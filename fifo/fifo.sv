==> flow/design.v <==
module FIFO 
	#(parameter int wL = 8,
	  parameter int d = 8 ) 
   (input logic [wL-1:0] data_push,
	output logic [wL-1:0] data_pop,
	input logic push,  
	input logic pop,  
	output logic full,
	output logic almost_full,  
	output logic empty,
	output logic almost_empty,  
	input logic rst,
	input logic clk
	);
	parameter addL = $clog2(d);  
	logic [wL-1:0]  mem[d-1:0];
	logic [addL-1:0] wrtPtr, wrtPtr_next;
	logic [addL-1:0] rdPtr, rdPtr_next;	 
	logic [addL:0] cnt;
	logic full_next, empty_next, almost_full_next, almost_empty_next;
	assign data_pop = mem[rdPtr];
	assign full_next = (cnt == wL)? 1 : 0;
	assign empty_next = ((cnt == 0) && (rdPtr == wrtPtr)) ? 1: 0;
	assign almost_full_next = (cnt == wL-1)? 1 : 0;					  
	assign almost_empty_next = (cnt == 1) ? 1: 0;
	always_ff @(posedge clk) begin
		if (~rst) begin
			wrtPtr <= 0;
			for (int i=0;i<wL;i=i+1) begin
				mem[i] <= 0;
			end
		end
		else begin	  
			if (push && ~full_next) begin
				mem[wrtPtr] <= data_push;
     			wrtPtr <= wrtPtr_next;
			end else if (push && pop && ~full_next) begin
				mem[wrtPtr] <= data_push;
     			wrtPtr <= wrtPtr_next;
			end
		end
		end
		always_ff @(posedge clk) begin
				if (~rst) begin
					rdPtr <= 0;
				end
		else begin 	
				if (pop && ~empty_next) begin
				 	rdPtr <= rdPtr_next;
				end else if (push && pop && ~empty_next) begin
					rdPtr <= rdPtr_next;
				end
			end
		end
	always @( posedge clk ) begin
  		if( ~rst ) 
    		cnt <= 0;
  		else begin
    		case ({push,pop})
      			2'b00 : cnt <= cnt;
      			2'b01 : cnt <= (cnt==0) ? 0 : cnt-1; 
      			2'b10 : cnt <= (cnt==wL) ? wL : cnt+1; 
      			2'b11 : cnt <= cnt;
      			default: cnt <= cnt;
    		endcase 
  		end
	end
	always_comb begin 
		if (~rst) begin
			wrtPtr_next = 0;
			rdPtr_next = 0;	
		end
		else begin 
			wrtPtr_next = (push && ~full_next)? wrtPtr + 1 : wrtPtr;
	  		rdPtr_next = (pop && ~empty_next)? rdPtr + 1 : rdPtr;
		end		 	
	end
	always_ff @(posedge clk) begin
		if (~rst) begin
			almost_full <= 0;
			almost_empty <= 0;
			full <= 0;
			empty <= 1;
		end
		else begin 	
			full <= full_next;
			empty <= empty_next;
			almost_full <= almost_full_next;
			almost_empty <= almost_empty_next;
		end 
	end
endmodule
Tool chain data of FIFO --
The steps from the RTL of FIFO to its reports follow in flow order. Line numbers count from 1 in the design file above. Operators carry their Yosys type and port widths (W data, S select, Z words). Cell names lack the library's common part. A cell with - has no value.
Set-up: top module FIFO, clock input clk, library sky130hd, timing corner tt_025C_1v80

After elaboration --
Source: Yosys, flattened and elaborated, memories not mapped. Widths are those after wreduce. Print and check cells do not count. Equal cells are merged and count once. Yosys's memory passes give these memory sizes; they may raise the number of words (mostly to a power of two), join words into wider ones and drop unused or constant bits.
Word-level totals: RAM bits 64, output and inout port bits 12, input bits 12, register bits 14, memory cells 1
Cells by class: bitwise operators 3, reductions and logical operators 11, add/sub/neg operators 4, multiplexer cells 27, equality and inequality tests 7
Memories:
- mem | depth 8, bits a word 8, line 16 | logic [wL-1:0] mem[d-1:0];
Operator list (number):
- $mux W8 | 6
- $mux W3 | 8
- $mux W1 | 10
- $pmux W4 S2 | 1
- $mux W4 | 2
- $logic_and A1 B1 Y1 | 6
- $add A3 B1 Y3 const B | 2
- $eq A2 B2 Y1 const B | 2
- $reduce_bool A2 Y1 | 2
- $add A4 B1 Y4 const B | 1
- $sub A4 B1 Y4 const B | 1
- $eq A4 B1 Y1 const B | 1
- $eq A4 B3 Y1 const B | 1
- $eq A4 B4 Y1 const B | 1
- $logic_not A4 Y1 | 1
- $eq A3 B3 Y1 | 1
- $not A1 Y1 | 2
- $eq A2 B1 Y1 const B | 1
- $logic_not A2 Y1 | 1
- $reduce_or A2 Y1 | 1
- $or A1 B1 Y1 | 1

Depth --
Yosys ltp: most cells in a row. Word level: on the elaborated netlist, between registers, memories and ports. Mapped: between sequential cells and ports; inverters and the memories' decode and read muxes count.
Logic depth: word-level depth 10, ABC_AREA 0, mapped depth 7, depth with buffers taken out 6

Synthesis result --
Yosys stat after the flow's synthesis: flattened, memories mapped to cells. It holds for the ABC_AREA given above (unset counts as 0); a run with the other value may have another netlist.
Synthesis totals: cells in the netlist 289, sequential part of the area 2262.2 um2, mapped area 3666.0 um2, flip-flops 81
Cell types:
- edfxtp_1 | number 64, area in all 1.92E+03 um2
- mux4_2 | number 16, area in all 360.346 um2
- dfxtp_1 | number 17, area in all 340.326 um2
- nor2_1 | number 74, area in all 277.766 um2
- mux2_2 | number 8, area in all 90.086 um2
- nand2_1 | number 24, area in all 90.086 um2
- ha_1 | number 7, area in all 87.584 um2
- o21ai_0 | number 12, area in all 60.058 um2
- xor2_1 | number 6, area in all 52.55 um2
- buf_2 | number 10, area in all 50.048 um2
- a21oi_1 | number 6, area in all 30.029 um2
- o41ai_4 | number 1, area in all 27.526 um2
- inv_1 | number 7, area in all 26.275 um2
- clkbuf_1 | number 6, area in all 22.522 um2
- nand3b_2 | number 2, area in all 22.522 um2
- nand3_1 | number 4, area in all 20.019 um2
- nor4b_1 | number 2, area in all 17.517 um2
- nor2b_1 | number 2, area in all 12.512 um2
Not listed: further types 18, cells in them 21.

Worst setup path after synthesis --
OpenSTA on the mapped netlist: ideal clock, no wires. The path of least setup slack (recovery checks aside). Input and output delay are each 20% of the period. Register names are those of the netlist, which keeps one name where synthesis merged equal registers.
Path after synthesis: path kind register to register, from reg cnt[0], to mem mem[0][0], delay of the path 2.336 ns, arrival time 1.952 ns, setup time 0.384 ns, clock period 2.44 ns, time at the first pin 0.000 ns, data required time 2.056 ns, slack 0.104 ns, stages 7, buffers on the path 0, synthesis period reached 2.336 ns
"delay of the path" = arrival - input delay + setup time. "stages" counts driving pins, that of a launching flip-flop among them; a cell with two outputs on the path counts twice. "synthesis period reached" is the clock period less the worst setup slack; recovery checks do not enter. This is arithmetic on one report: input and output delays are still those of the set period (20% each). Between the ends stands the longest chain of elaborated cells between them, by number of cells; it is not shown to be the way that was timed. Of several equally long chains one is given. A line is the first line of the expression or statement that the cell stems from. Yosys adds cells for indexed reads and writes and turns some case tables into memories. A register here has more assigning lines than the two given. Only ways into the end's enable, where the timed path ends, are counted here.
On the way, after synthesis: path through dfxtp_1 -> inv_1 -> ha_1 -> nand3b_1 -> o211a_1 -> nand2_1 -> o21ai_0, cells in the longest elaborated chain 8
RTL lines, path after synthesis:
- start, declared | line 19 | logic [addL:0] cnt;
- start, assigned | line 60 | 2'b00 : cnt <= cnt;
- start, assigned | line 61 | 2'b01 : cnt <= (cnt==0) ? 0 : cnt-1;
- $eq A4 B4 Y1 | line 22 | assign full_next = (cnt == wL)? 1 : 0;
- $mux W1 | line 22
- $not A1 Y1 | line 37 | end else if (push && pop && ~full_next) begin
- $logic_and A1 B1 Y1 | line 37
- $mux W1 | line 37
- $mux W1 | line 34 | if (push && ~full_next) begin
- $mux W1 | line 27 | if (~rst) begin
- $or A1 B1 Y1
- end, declared | line 16 | logic [wL-1:0] mem[d-1:0];

Path in the finished layout --
From the final timing report of flow run 1: the path of least setup slack in the routed layout; clock arrival at registers is part of the times.
Path post-layout: path kind register to output, from reg (no name shown), to out data_pop[3], time at the first pin 0.35 ns, buffers on the path 2, external output delay 0.66 ns, clock period 3.31 ns, data required time 2.65 ns, slack 0.46 ns, stages 5, arrival time 2.19 ns
On the way, post-layout: path through dfxtp_4 -> buf_12 -> mux4_2 -> mux2_2 -> clkdlybuf4s50_1
RTL lines, path post-layout:
- end, declared | line 5 | output logic [wL-1:0] data_pop,
Chain of elaborated cells between the ends: none given.

Design FIFO on sky130hd. What follows are 2 stored runs of the flow, each under its own settings; their order means nothing. The constraints put input and output delay at 20% of the set period each and load the outputs with 0.01 pF.
"achieved clock period" means the clock period less the worst setup slack. The figure is calculated, with input and output delays left at 20% of the set period.
"worst setup path time" is the time allowed to the run's worst setup path (the clock period less input and output delay, where it has them) less its slack. Clock arrival times count: a late capture clock shortens it, a late launch clock lengthens it.
"power": no workload was simulated; the value follows from the tool's default switching activity.
[flow run 1] settings: period_ns=3.31, CORE_UTILIZATION=51, SETUP_SLACK_MARGIN=0.48, PLACE_DENSITY_LB_ADDON=0.3, CORE_MARGIN=6, TNS_END_PERCENT=25, CTS_CLUSTER_DIAMETER=284, SLEW_MARGIN=40, MAX_ROUTING_LAYER=met4, CAP_MARGIN=20
[flow run 1] result: chip area after synthesis (Yosys) 3666.0 um2, die area 9367.3 um2, standard-cell area of the final layout 4300.4 um2, utilization 62.6%, worst setup slack after layout 0.461 ns, total negative slack 0.000 ns, worst hold slack 0.537 ns, power 0.002595 W, achieved clock period 2.849 ns, worst setup path time 2.19 ns, worst setup path kind register to output
[flow run 2] settings: period_ns=1.65, CORE_UTILIZATION=48, SETUP_SLACK_MARGIN=0.42, PLACE_DENSITY_LB_ADDON=0.03, CORE_ASPECT_RATIO=0.63, CELL_PAD_IN_SITES_DETAIL_PLACEMENT=1, ABC_AREA=0, GPL_ROUTABILITY_DRIVEN=1, CTS_CLUSTER_SIZE=94, CTS_CLUSTER_DIAMETER=206, MIN_ROUTING_LAYER=met2, CAP_MARGIN=20, CORE_MARGIN=2, SLEW_MARGIN=20
[flow run 2] result: did not finish, routing stopped with GRT-0232
